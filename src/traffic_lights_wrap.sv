==> flow/design.v <==
module traffic_lights #(
  parameter logic [15:0] BLINK_HALF_PERIOD   = 500,
  parameter logic [15:0] GREEN_BLINKS_NUM    = 4,
  parameter logic [15:0] RED_YELLOW_TIME     = 3000,
  parameter logic [15:0] RED_TIME_DEFAULT    = 10000,
  parameter logic [15:0] YELLOW_TIME_DEFAULT = 3000,
  parameter logic [15:0] GREEN_TIME_DEFAULT  = 8000
)(
  input               clk_i,
  input               srst_i,
  input        [2:0]  cmd_type_i,
  input               cmd_valid_i,
  input        [15:0] cmd_data_i,
  output logic        red_o,
  output logic        yellow_o,
  output logic        green_o
);
enum logic [2:0] {TURN_ON_CMD         = 3'd0,
                  TURN_OFF_CMD        = 3'd1,
                  SET_UNC_CMD         = 3'd2,
                  SET_GREEN_TIME_CMD  = 3'd3,
                  SET_RED_TIME_CMD    = 3'd4,
                  SET_YELLOW_TIME_CMD = 3'd5} cmd_type;
enum logic [4:0] {RED_S             = 5'b00_100,
                  RED_YELLOW_S      = 5'b00_110,
                  GREEN_S           = 5'b00_001,
                  GREEN_BLINK_OFF_S = 5'b10_000,
                  GREEN_BLINK_ON_S  = 5'b01_001,
                  YELLOW_S          = 5'b00_010,
                  TURN_OFF_S        = 5'b00_000,
                  UNC_ON_S          = 5'b01_010,
                  UNC_OFF_S         = 5'b11_000} state, next_state;
assign {red_o, yellow_o, green_o} = state[2:0];
localparam logic [16:0] DELIMITER = 17'd100000;
logic        wrk_en;
logic [16:0] wrk_cntr;
logic [15:0] cntr;
logic [15:0] unc_cntr;
logic [15:0] blink_cntr;
logic        cntr_done;
logic        blink_done;
logic [15:0] red_time;
logic [15:0] yellow_time;
logic [15:0] green_time;
logic [15:0] blink_num;
always_ff @( posedge clk_i )
  begin
    if( srst_i )
      begin
        wrk_cntr <= '0;
        wrk_en   <= '0;
      end
    else
      begin
        if( wrk_cntr < ( DELIMITER - 1'b1 ) )
          begin
            wrk_en   <= '0;
            wrk_cntr <= wrk_cntr + 1'b1;
          end
        else
          begin
            wrk_en   <= '1;
            wrk_cntr <= '0;
          end
      end
  end
always_ff @( posedge clk_i )
  begin
    if( srst_i )
      begin
        state       <= RED_S;
        red_time    <= RED_TIME_DEFAULT;
        green_time  <= GREEN_TIME_DEFAULT;
        yellow_time <= YELLOW_TIME_DEFAULT;
        blink_num   <= GREEN_BLINKS_NUM;
      end
    else if( cmd_valid_i )
      begin
        state <= next_state;
        case( cmd_type_i )
          TURN_ON_CMD: begin
            if( ( state == TURN_OFF_S ) || ( state == UNC_ON_S ) || 
                ( state == UNC_OFF_S ) )
              begin
                state <= RED_S;
                if( state == TURN_OFF_S )
                  begin
                    red_time    <= RED_TIME_DEFAULT;
                    green_time  <= GREEN_TIME_DEFAULT;
                    yellow_time <= YELLOW_TIME_DEFAULT;
                  end
              end
          end
          TURN_OFF_CMD: begin
            state <= TURN_OFF_S;
          end
          SET_UNC_CMD: begin
            state <= UNC_ON_S;
          end
          SET_GREEN_TIME_CMD: begin
            green_time <= cmd_data_i;
          end
          SET_RED_TIME_CMD: begin
            red_time <= cmd_data_i;
          end
          SET_YELLOW_TIME_CMD: begin
            yellow_time <= cmd_data_i;
          end
        endcase
      end
    else if( wrk_en )
      state <= next_state;
  end
always_comb
  begin
    next_state = state;
    case( state )
      RED_S: begin
          next_state = ( cntr_done ) ? RED_YELLOW_S : RED_S;
      end
      RED_YELLOW_S: begin
        next_state = ( cntr_done ) ? GREEN_S : RED_YELLOW_S;
      end
      GREEN_S: begin
        next_state = ( cntr_done ) ? GREEN_BLINK_OFF_S : GREEN_S;
      end
      GREEN_BLINK_OFF_S: begin
        if( blink_done )
          next_state = YELLOW_S;
        else if( cntr_done )
          next_state = GREEN_BLINK_ON_S;
        else
          next_state = GREEN_BLINK_OFF_S;
      end
      GREEN_BLINK_ON_S: begin
        if( blink_done )
          next_state = YELLOW_S;
        else if( cntr_done )
          next_state = GREEN_BLINK_OFF_S;
        else
          next_state = GREEN_BLINK_ON_S;
      end
      YELLOW_S: begin
        next_state = ( cntr_done ) ? RED_S : YELLOW_S;
      end
      TURN_OFF_S: begin 
        next_state = TURN_OFF_S;
      end
      UNC_ON_S: begin        
        if( cntr_done )
          next_state = UNC_OFF_S;
        else
          next_state = UNC_ON_S;
      end
      UNC_OFF_S: begin
        if( cntr_done )
          next_state = UNC_ON_S;
        else
          next_state = UNC_OFF_S;
      end
      default: begin
        next_state = RED_S;
      end
    endcase
  end
always_ff @( posedge clk_i )  
  begin
    if( srst_i )
      begin
        blink_done <= '0;
        cntr_done  <= '0;
        blink_cntr <= '0;
        cntr       <= '0;
        unc_cntr   <= '0;
      end
    else if( wrk_en )
      begin : else_block
        unc_cntr <= '0;
        cntr     <= '0;
        case( state )
          RED_S: begin
            if( cntr < ( red_time - 1'b1 ) )
              begin
                cntr      <= cntr + 1'b1;
                cntr_done <= '0;
              end
            else
              begin                
                cntr      <= '0;
                cntr_done <= '1;
              end
          end
          RED_YELLOW_S: begin
            if( cntr < ( RED_YELLOW_TIME - 1'b1 ) )
              begin
                cntr      <= cntr + 1'b1;
                cntr_done <= '0;
              end
            else
              begin                
                cntr      <= '0;
                cntr_done <= '1;
              end
          end
          GREEN_S: begin
          if( cntr < ( green_time - 1'b1 ) )
              begin
                cntr      <= cntr + 1'b1;
                cntr_done <= '0;
              end
            else
              begin                
                cntr      <= '0;
                cntr_done <= '1;
              end
          end
          GREEN_BLINK_OFF_S: begin
          if( cntr < ( BLINK_HALF_PERIOD - 1'b1 ) )
              begin
                cntr       <= cntr + 1'b1;
                cntr_done  <= '0;   
                blink_done <= '0;
              end
            else
              begin
                cntr      <= '0;
                cntr_done <= '1;
                if( blink_cntr < ( blink_num - 1'b1 ) )
                  begin
                    blink_cntr <= blink_cntr + 1'b1;    
                    blink_done <= '0;
                  end
                else
                  begin
                    blink_cntr <= '0;
                    blink_done <= '1;
                  end
              end              
          end
          GREEN_BLINK_ON_S: begin
            if( cntr < ( BLINK_HALF_PERIOD - 1'b1 ) )
               begin
                cntr       <= cntr + 1'b1;
                cntr_done  <= '0;   
                blink_done <= '0;
              end
            else
              begin
                cntr      <= '0;
                cntr_done <= '1;
                if( blink_cntr < ( blink_num - 1'b1 ) )
                  begin
                    blink_cntr <= blink_cntr + 1'b1;    
                    blink_done <= '0;
                  end
                else
                  begin
                    blink_cntr <= '0;
                    blink_done <= '1;
                  end
              end 
          end
          YELLOW_S: begin
            if( cntr < ( yellow_time - 1'b1 ) )
              begin
                cntr      <= cntr + 1'b1;
                cntr_done <= '0;
              end
            else
              begin                
                cntr      <= '0;
                cntr_done <= '1;
              end
          end
          TURN_OFF_S: begin 
            blink_done <= '0;
            cntr_done  <= '0;
            blink_cntr <= '0;
            cntr       <= '0;
          end
          UNC_ON_S: begin
            if( unc_cntr < ( BLINK_HALF_PERIOD - 1'b1 ) )
              begin
                unc_cntr  <= unc_cntr + 1'b1;
                cntr_done <= '0;
              end
            else
              begin                
                unc_cntr  <= '0;
                cntr_done <= '1;
              end
          end
          UNC_OFF_S: begin
            if( unc_cntr < ( BLINK_HALF_PERIOD - 1'b1 ) )
              begin
                unc_cntr  <= unc_cntr + 1'b1;
                cntr_done <= '0;
              end
            else
              begin                
                unc_cntr  <= '0;
                cntr_done <= '1;
              end
          end
        endcase
      end : else_block
  end
endmodule 
module traffic_lights_wrap #(
  parameter logic [15:0] BLINK_HALF_PERIOD   = 500,
  parameter logic [15:0] GREEN_BLINKS_NUM    = 4,
  parameter logic [15:0] RED_YELLOW_TIME     = 3000,
  parameter logic [15:0] RED_TIME_DEFAULT    = 10000,
  parameter logic [15:0] YELLOW_TIME_DEFAULT = 3000,
  parameter logic [15:0] GREEN_TIME_DEFAULT  = 8000
)(
  input               clk_i,
  input               srst_i,
  input        [2:0]  cmd_type_i,
  input               cmd_valid_i,
  input        [15:0] cmd_data_i,
  output logic        red_o,
  output logic        yellow_o,
  output logic        green_o
);
logic        srst_i_wrap;
logic [2:0]  cmd_type_i_wrap;
logic        cmd_valid_i_wrap;
logic [15:0] cmd_data_i_wrap;
logic        red_o_wrap;
logic        yellow_o_wrap;
logic        green_o_wrap;
traffic_lights        #(
  .BLINK_HALF_PERIOD   ( BLINK_HALF_PERIOD   ),
  .GREEN_BLINKS_NUM    ( GREEN_BLINKS_NUM    ),
  .RED_YELLOW_TIME     ( RED_YELLOW_TIME     ),
  .RED_TIME_DEFAULT    ( RED_TIME_DEFAULT    ),
  .YELLOW_TIME_DEFAULT ( YELLOW_TIME_DEFAULT ),
  .GREEN_TIME_DEFAULT  ( GREEN_TIME_DEFAULT  )
) traffic_lights_1     (
  .clk_i               ( clk_i               ),
  .srst_i              ( srst_i_wrap         ),
  .cmd_type_i          ( cmd_type_i_wrap     ),
  .cmd_valid_i         ( cmd_valid_i_wrap    ),
  .cmd_data_i          ( cmd_data_i_wrap     ),
  .red_o               ( red_o_wrap          ),
  .yellow_o            ( yellow_o_wrap       ),
  .green_o             ( green_o_wrap        )
);
always_ff @( posedge clk_i )
  begin
    srst_i_wrap      <= srst_i;
    cmd_type_i_wrap  <= cmd_type_i;
    cmd_valid_i_wrap <= cmd_valid_i;
    cmd_data_i_wrap  <= cmd_data_i;
    red_o            <= red_o_wrap;
    yellow_o         <= yellow_o_wrap;
    green_o          <= green_o_wrap;
  end
endmodule
* Reports on traffic_lights_wrap
What the tools print for traffic_lights_wrap, step after step.
Line numbers count from 1 in the design file above.
Operators carry their Yosys type and port widths (W data, S select, Z words).
A cell with n/a has no value.
- Design top :: traffic_lights_wrap
- Clock input :: clk_i
- Standard-cell library :: sky130hd
- Library corner :: tt_025C_1v80

* Word-level counts
Yosys after proc, flatten, opt, wreduce and memory -nomap, before mapping. Memory bits, and registers merged into a memory's read port (data or address), are not among the register bits. Print and check cells are not counted. Equal cells are merged and count once.
- Magnitude comparators :: 8
- Mux-type cells :: 46
- Bitwise operators :: 1
- Reductions and logical operators :: 19
- Eq/ne operators :: 16
- $add $sub $neg :: 7
** Operators by type and width (number)
- $mux W16 :: 15
- $pmux W16 S2 :: 4
- $pmux W16 S5 :: 1
- $mux W5 :: 10
- $add A16 B1 Y16 const B :: 3
- $sub A16 B1 Y16 const B :: 3
- $lt A16 B16 Y1 :: 3
- $pmux W5 S9 :: 1
- $lt A16 B9 Y1 const B :: 2
- $add A17 B1 Y17 const B :: 1
- $lt A17 B17 Y1 const B :: 1
- $lt A16 B12 Y1 const B :: 1
- $lt A16 B2 Y1 const B :: 1
- $pmux W5 S3 :: 1
- $reduce_and A4 Y1 :: 3
- $eq A5 B3 Y1 const B :: 2
- $eq A5 B4 Y1 const B :: 2
- $eq A5 B5 Y1 const B :: 2
- $reduce_bool A9 Y1 :: 1
- $mux W1 :: 9
- $reduce_bool A2 Y1 :: 4
- $pmux W1 S7 :: 1
- $reduce_or A2 Y1 :: 3
- $eq A3 B2 Y1 const B :: 2
- $eq A3 B3 Y1 const B :: 2
- $mux W3 :: 2
- $eq A5 B1 Y1 const B :: 1
- $eq A5 B2 Y1 const B :: 1
Not listed: further kinds 12, cells in them 15.
- Word-level cells :: 115
- Register bits after elaboration :: 145
- Input bits :: 22
- Output and inout port bits :: 3

* Longest topological paths
Longest topological path by Yosys (ltp), each cell counted once; first at word level (registers and memories cut), then after technology mapping (sequential cells cut; the memories' decode and read muxes count).
- Depth in word-level cells :: 6
- ABC_AREA :: 1
- Depth in mapped cells :: 19
- Gate-level depth less buffers :: 19

* Mapped cells and area
Source: synth_stat.txt of the flow (Yosys; design flattened, memories mapped). It holds for the ABC_AREA given above (unset counts as 0); a run with the other value may have another netlist.
** Cell types
- sky130_fd_sc_hd__dfxtp_1 :: number 145, total area 2.9E+03 µm²
- sky130_fd_sc_hd__nand2_1 :: number 208, total area 780.749 µm²
- sky130_fd_sc_hd__ha_1 :: number 52, total area 650.624 µm²
- sky130_fd_sc_hd__xor2_1 :: number 51, total area 446.678 µm²
- sky130_fd_sc_hd__nor2_1 :: number 108, total area 405.389 µm²
- sky130_fd_sc_hd__a21oi_1 :: number 79, total area 395.379 µm²
- sky130_fd_sc_hd__nand3_1 :: number 66, total area 330.317 µm²
- sky130_fd_sc_hd__inv_1 :: number 86, total area 322.81 µm²
- sky130_fd_sc_hd__o21ai_0 :: number 37, total area 185.178 µm²
- sky130_fd_sc_hd__nor3_1 :: number 28, total area 140.134 µm²
- sky130_fd_sc_hd__nand2_2 :: number 18, total area 112.608 µm²
- sky130_fd_sc_hd__a21oi_2 :: number 12, total area 105.101 µm²
- sky130_fd_sc_hd__xnor2_1 :: number 12, total area 105.101 µm²
- sky130_fd_sc_hd__nor2_2 :: number 15, total area 93.84 µm²
- sky130_fd_sc_hd__a211oi_2 :: number 6, total area 75.072 µm²
- sky130_fd_sc_hd__nand3_2 :: number 6, total area 60.058 µm²
- sky130_fd_sc_hd__clkbuf_1 :: number 15, total area 56.304 µm²
- sky130_fd_sc_hd__nor2_4 :: number 5, total area 56.304 µm²
Other cell types: 28; their cells: 84.
- Sequential area :: 2902.8 µm²
- Mapped flip-flops :: 145
- Cell area after synthesis :: 7825.0 µm²
- Cells in the netlist :: 1033

* Worst setup path after synthesis
Source: OpenSTA report_checks on the synthesized netlist (no wires, ideal clock, input and output delay 20% of the period each), path of least setup slack; recovery checks are left aside. Register names are those of the netlist, which keeps one name where synthesis merged equal registers.
- Kind :: register to register
- From :: reg traffic_lights_1.red_time[0]
- To :: reg traffic_lights_1.cntr[10]
- Setup slack :: 696 ps
- Path delay :: 2804 ps
- Data required time :: 3360 ps
- Period :: 3500 ps
- Arrival time :: 2664 ps
- Stages on the path :: 20
- Time at the first pin :: 0 ps
- Period reached after synthesis :: 2804 ps
"path delay" = arrival - input delay + setup time.
"stages on the path" counts driving pins, that of a launching flip-flop among them; a cell with two outputs on the path counts twice.
"period reached after synthesis" is the clock period less the worst setup slack; recovery checks do not enter. This is arithmetic on one report: input and output delays are still those of the set period (20% each).
The rows between start and end are the longest chain of elaborated cells between them; the timing report does not say that the signal goes this way. Where chains are equally long, one stands for them.
A line is the first line of the expression or statement that the cell stems from. Yosys adds cells for indexed reads and writes and turns some case tables into memories.
A register here has more assigning lines than the two given.
- Cells stage by stage :: sky130_fd_sc_hd__dfxtp_1 -> sky130_fd_sc_hd__inv_1 -> sky130_fd_sc_hd__ha_1 -> sky130_fd_sc_hd__nand2_1 -> sky130_fd_sc_hd__nor3_1 -> sky130_fd_sc_hd__nand2_1 -> sky130_fd_sc_hd__nor3_1 -> sky130_fd_sc_hd__nand3_1 -> sky130_fd_sc_hd__xor2_1 -> sky130_fd_sc_hd__ha_1 -> sky130_fd_sc_hd__nand2_1 -> sky130_fd_sc_hd__inv_1 -> sky130_fd_sc_hd__nand3_1 -> sky130_fd_sc_hd__nor3_1 -> sky130_fd_sc_hd__nand2_1 -> sky130_fd_sc_hd__nand3_1 -> sky130_fd_sc_hd__nand4_4 -> sky130_fd_sc_hd__buf_12 -> sky130_fd_sc_hd__nand2_2 -> sky130_fd_sc_hd__a21oi_2
- Cells in the longest elaborated chain :: 4
- Elaborated cells between the ends (all ways) :: 4
- Those cells by class :: 1 x add/sub; 1 x compare; 2 x mux
** RTL lines, path after synthesis
- start, declared :: RTL line 42 : logic [15:0] red_time;
- start, assigned :: RTL line 72 : red_time    <= RED_TIME_DEFAULT;
- start, assigned :: RTL line 104 : red_time <= cmd_data_i;
- $sub A16 B1 Y16 :: RTL line 182 : if( cntr < ( red_time - 1'b1 ) )
- $lt A16 B16 Y1 :: RTL line 182
- $mux W16 :: RTL line 182
- $pmux W16 S5 :: RTL line 180 : case( state )
- end, assigned :: RTL line 184 : cntr      <= cntr + 1'b1;
- end, assigned :: RTL line 196 : cntr      <= cntr + 1'b1;
- end, declared :: RTL line 37 : logic [15:0] cntr;

* Path in the finished layout
Path of least setup slack in the final report of run 1 (OpenROAD, finished layout, wires in). Where an end is a register, its clock arrival counts in the times.
The report prints the path's times to 10 ps; the period is as set.
- Kind :: register to register
- From :: reg traffic_lights_1.yellow_time[0]
- To :: reg traffic_lights_1.cntr[14]
- Stages on the path :: 19
- Arrival time :: 3440 ps
- Time at the first pin :: 440 ps
- Period :: 2670 ps
- Data required time :: 2960 ps
- Setup slack :: -490 ps
The rows between start and end are the longest chain of elaborated cells between them; the timing report does not say that the signal goes this way. Where chains are equally long, one stands for them.
A register here has more assigning lines than the two given.
- Cells stage by stage :: sky130_fd_sc_hd__dfxtp_1 -> sky130_fd_sc_hd__inv_1 -> sky130_fd_sc_hd__ha_1 -> sky130_fd_sc_hd__nand2_1 -> sky130_fd_sc_hd__nor3_2 -> sky130_fd_sc_hd__nand2_1 -> sky130_fd_sc_hd__inv_1 -> sky130_fd_sc_hd__nand3_1 -> sky130_fd_sc_hd__nor3_2 -> sky130_fd_sc_hd__xnor2_1 -> sky130_fd_sc_hd__ha_1 -> sky130_fd_sc_hd__nand4_1 -> sky130_fd_sc_hd__nor2_1 -> sky130_fd_sc_hd__nand2_2 -> sky130_fd_sc_hd__nand3_2 -> sky130_fd_sc_hd__nand4_4 -> sky130_fd_sc_hd__buf_12 -> sky130_fd_sc_hd__nand2_2 -> sky130_fd_sc_hd__a21oi_2
- Cells in the longest elaborated chain :: 4
- Elaborated cells between the ends (all ways) :: 4
- Those cells by class :: 1 x add/sub; 1 x compare; 2 x mux
** RTL lines, path after layout
- start, declared :: RTL line 43 : logic [15:0] yellow_time;
- start, assigned :: RTL line 74 : yellow_time <= YELLOW_TIME_DEFAULT;
- start, assigned :: RTL line 107 : yellow_time <= cmd_data_i;
- $sub A16 B1 Y16 :: RTL line 264 : if( cntr < ( yellow_time - 1'b1 ) )
- $lt A16 B16 Y1 :: RTL line 264
- $mux W16 :: RTL line 264
- $pmux W16 S5 :: RTL line 180 : case( state )
- end, assigned :: RTL line 184 : cntr      <= cntr + 1'b1;
- end, assigned :: RTL line 196 : cntr      <= cntr + 1'b1;
- end, declared :: RTL line 37 : logic [15:0] cntr;

## Implementation results

2 stored runs of traffic_lights_wrap in the flow (synthesis by Yosys, layout by OpenROAD, sky130hd cells), in arbitrary order. Constraints: input delay and output delay 20% of the set period each, output load 0.01 pF.
By "time on the worst setup path" is meant the share of the clock period that the worst setup path is allowed (20% is reserved at inputs, 20% at outputs), minus its slack. Clock arrival times at its registers enter into it.
By "total power of the final layout" is meant OpenSTA's value without simulated activity: inputs other than the clock are taken to toggle once in ten clock periods, and the tool carries that through the logic.
"time on the worst setup path" is known to 10 ps.

* Run 1
** Files
==> flow/run.sh <==
#!/bin/bash
# the make line also repeats the synthesis and layout settings of config.mk as NAME=value (left out here)
make -C /OpenROAD-flow-scripts/flow DESIGN_CONFIG=/design/flow/config.mk WORK_HOME=/design/flow/orfs CLKGATE_MAP_FILE= finish
==> flow/config.mk <==
export PLATFORM = sky130hd
export DESIGN_NAME = traffic_lights_wrap
export DESIGN_NICKNAME = traffic_lights_wrap
export VERILOG_FILES = /design/flow/design.v
export SDC_FILE = /design/flow/constraint.sdc
export NUM_CORES = 4
export LEC_CHECK = 0
export ABC_AREA = 1
export CAP_MARGIN = 20
export CELL_PAD_IN_SITES_DETAIL_PLACEMENT = 1
export CELL_PAD_IN_SITES_GLOBAL_PLACEMENT = 1
export CORE_MARGIN = 2
export CORE_UTILIZATION = 51
export GPL_TIMING_DRIVEN = 1
export MAX_ROUTING_LAYER = met5
export MIN_ROUTING_LAYER = met2
export PLACE_DENSITY_LB_ADDON = 0.02
export SETUP_SLACK_MARGIN = 0.07
export SLEW_MARGIN = 30
==> flow/constraint.sdc <==
create_clock -name core_clock -period 2.67 [get_ports {clk_i}]
set_input_delay 0.5340 -clock core_clock [delete_from_list [all_inputs] [get_ports {clk_i}]]
set_output_delay 0.5340 -clock core_clock [all_outputs]
set_load 0.01 [all_outputs]
** Results
- Mapped cell area after synthesis :: 7,825.0 µm²
- Smallest setup slack :: -486 ps
- Total power of the final layout :: 5.219 mW
- Total negative slack :: -7,740 ps
- Utilization after layout :: 0.641
- Area inside the die boundary :: 16,349.5 µm²
- Worst-case hold slack :: 403 ps
- Time on the worst setup path :: 3,160 ps
- Critical path type :: register to register

* Run 2
** Files
==> flow/run.sh <==
#!/bin/bash
# the make line also repeats the synthesis and layout settings of config.mk as NAME=value (left out here)
make -C /OpenROAD-flow-scripts/flow DESIGN_CONFIG=/design/flow/config.mk WORK_HOME=/design/flow/orfs CLKGATE_MAP_FILE= finish
==> flow/config.mk <==
export PLATFORM = sky130hd
export DESIGN_NAME = traffic_lights_wrap
export DESIGN_NICKNAME = traffic_lights_wrap
export VERILOG_FILES = /design/flow/design.v
export SDC_FILE = /design/flow/constraint.sdc
export NUM_CORES = 4
export LEC_CHECK = 0
export ABC_AREA = 1
export CAP_MARGIN = 0
export CORE_MARGIN = 2
export CORE_UTILIZATION = 36
export CTS_CLUSTER_DIAMETER = 278
export GPL_ROUTABILITY_DRIVEN = 1
export GPL_TIMING_DRIVEN = 0
export MAX_ROUTING_LAYER = met5
export PLACE_DENSITY_LB_ADDON = 0.23
export SETUP_SLACK_MARGIN = -0.25
export SLEW_MARGIN = 20
export TNS_END_PERCENT = 45
==> flow/constraint.sdc <==
create_clock -name core_clock -period 3.33 [get_ports {clk_i}]
set_input_delay 0.6660 -clock core_clock [delete_from_list [all_inputs] [get_ports {clk_i}]]
set_output_delay 0.6660 -clock core_clock [all_outputs]
set_load 0.01 [all_outputs]
** Results
- Mapped cell area after synthesis :: 7,825.0 µm²
- Smallest setup slack :: 75 ps
- Total power of the final layout :: 4.145 mW
- Total negative slack :: 0 ps
- Utilization after layout :: 0.427
- Area inside the die boundary :: 22,931.0 µm²
- Worst-case hold slack :: 436 ps
- Time on the worst setup path :: 3,260 ps
- Critical path type :: register to register
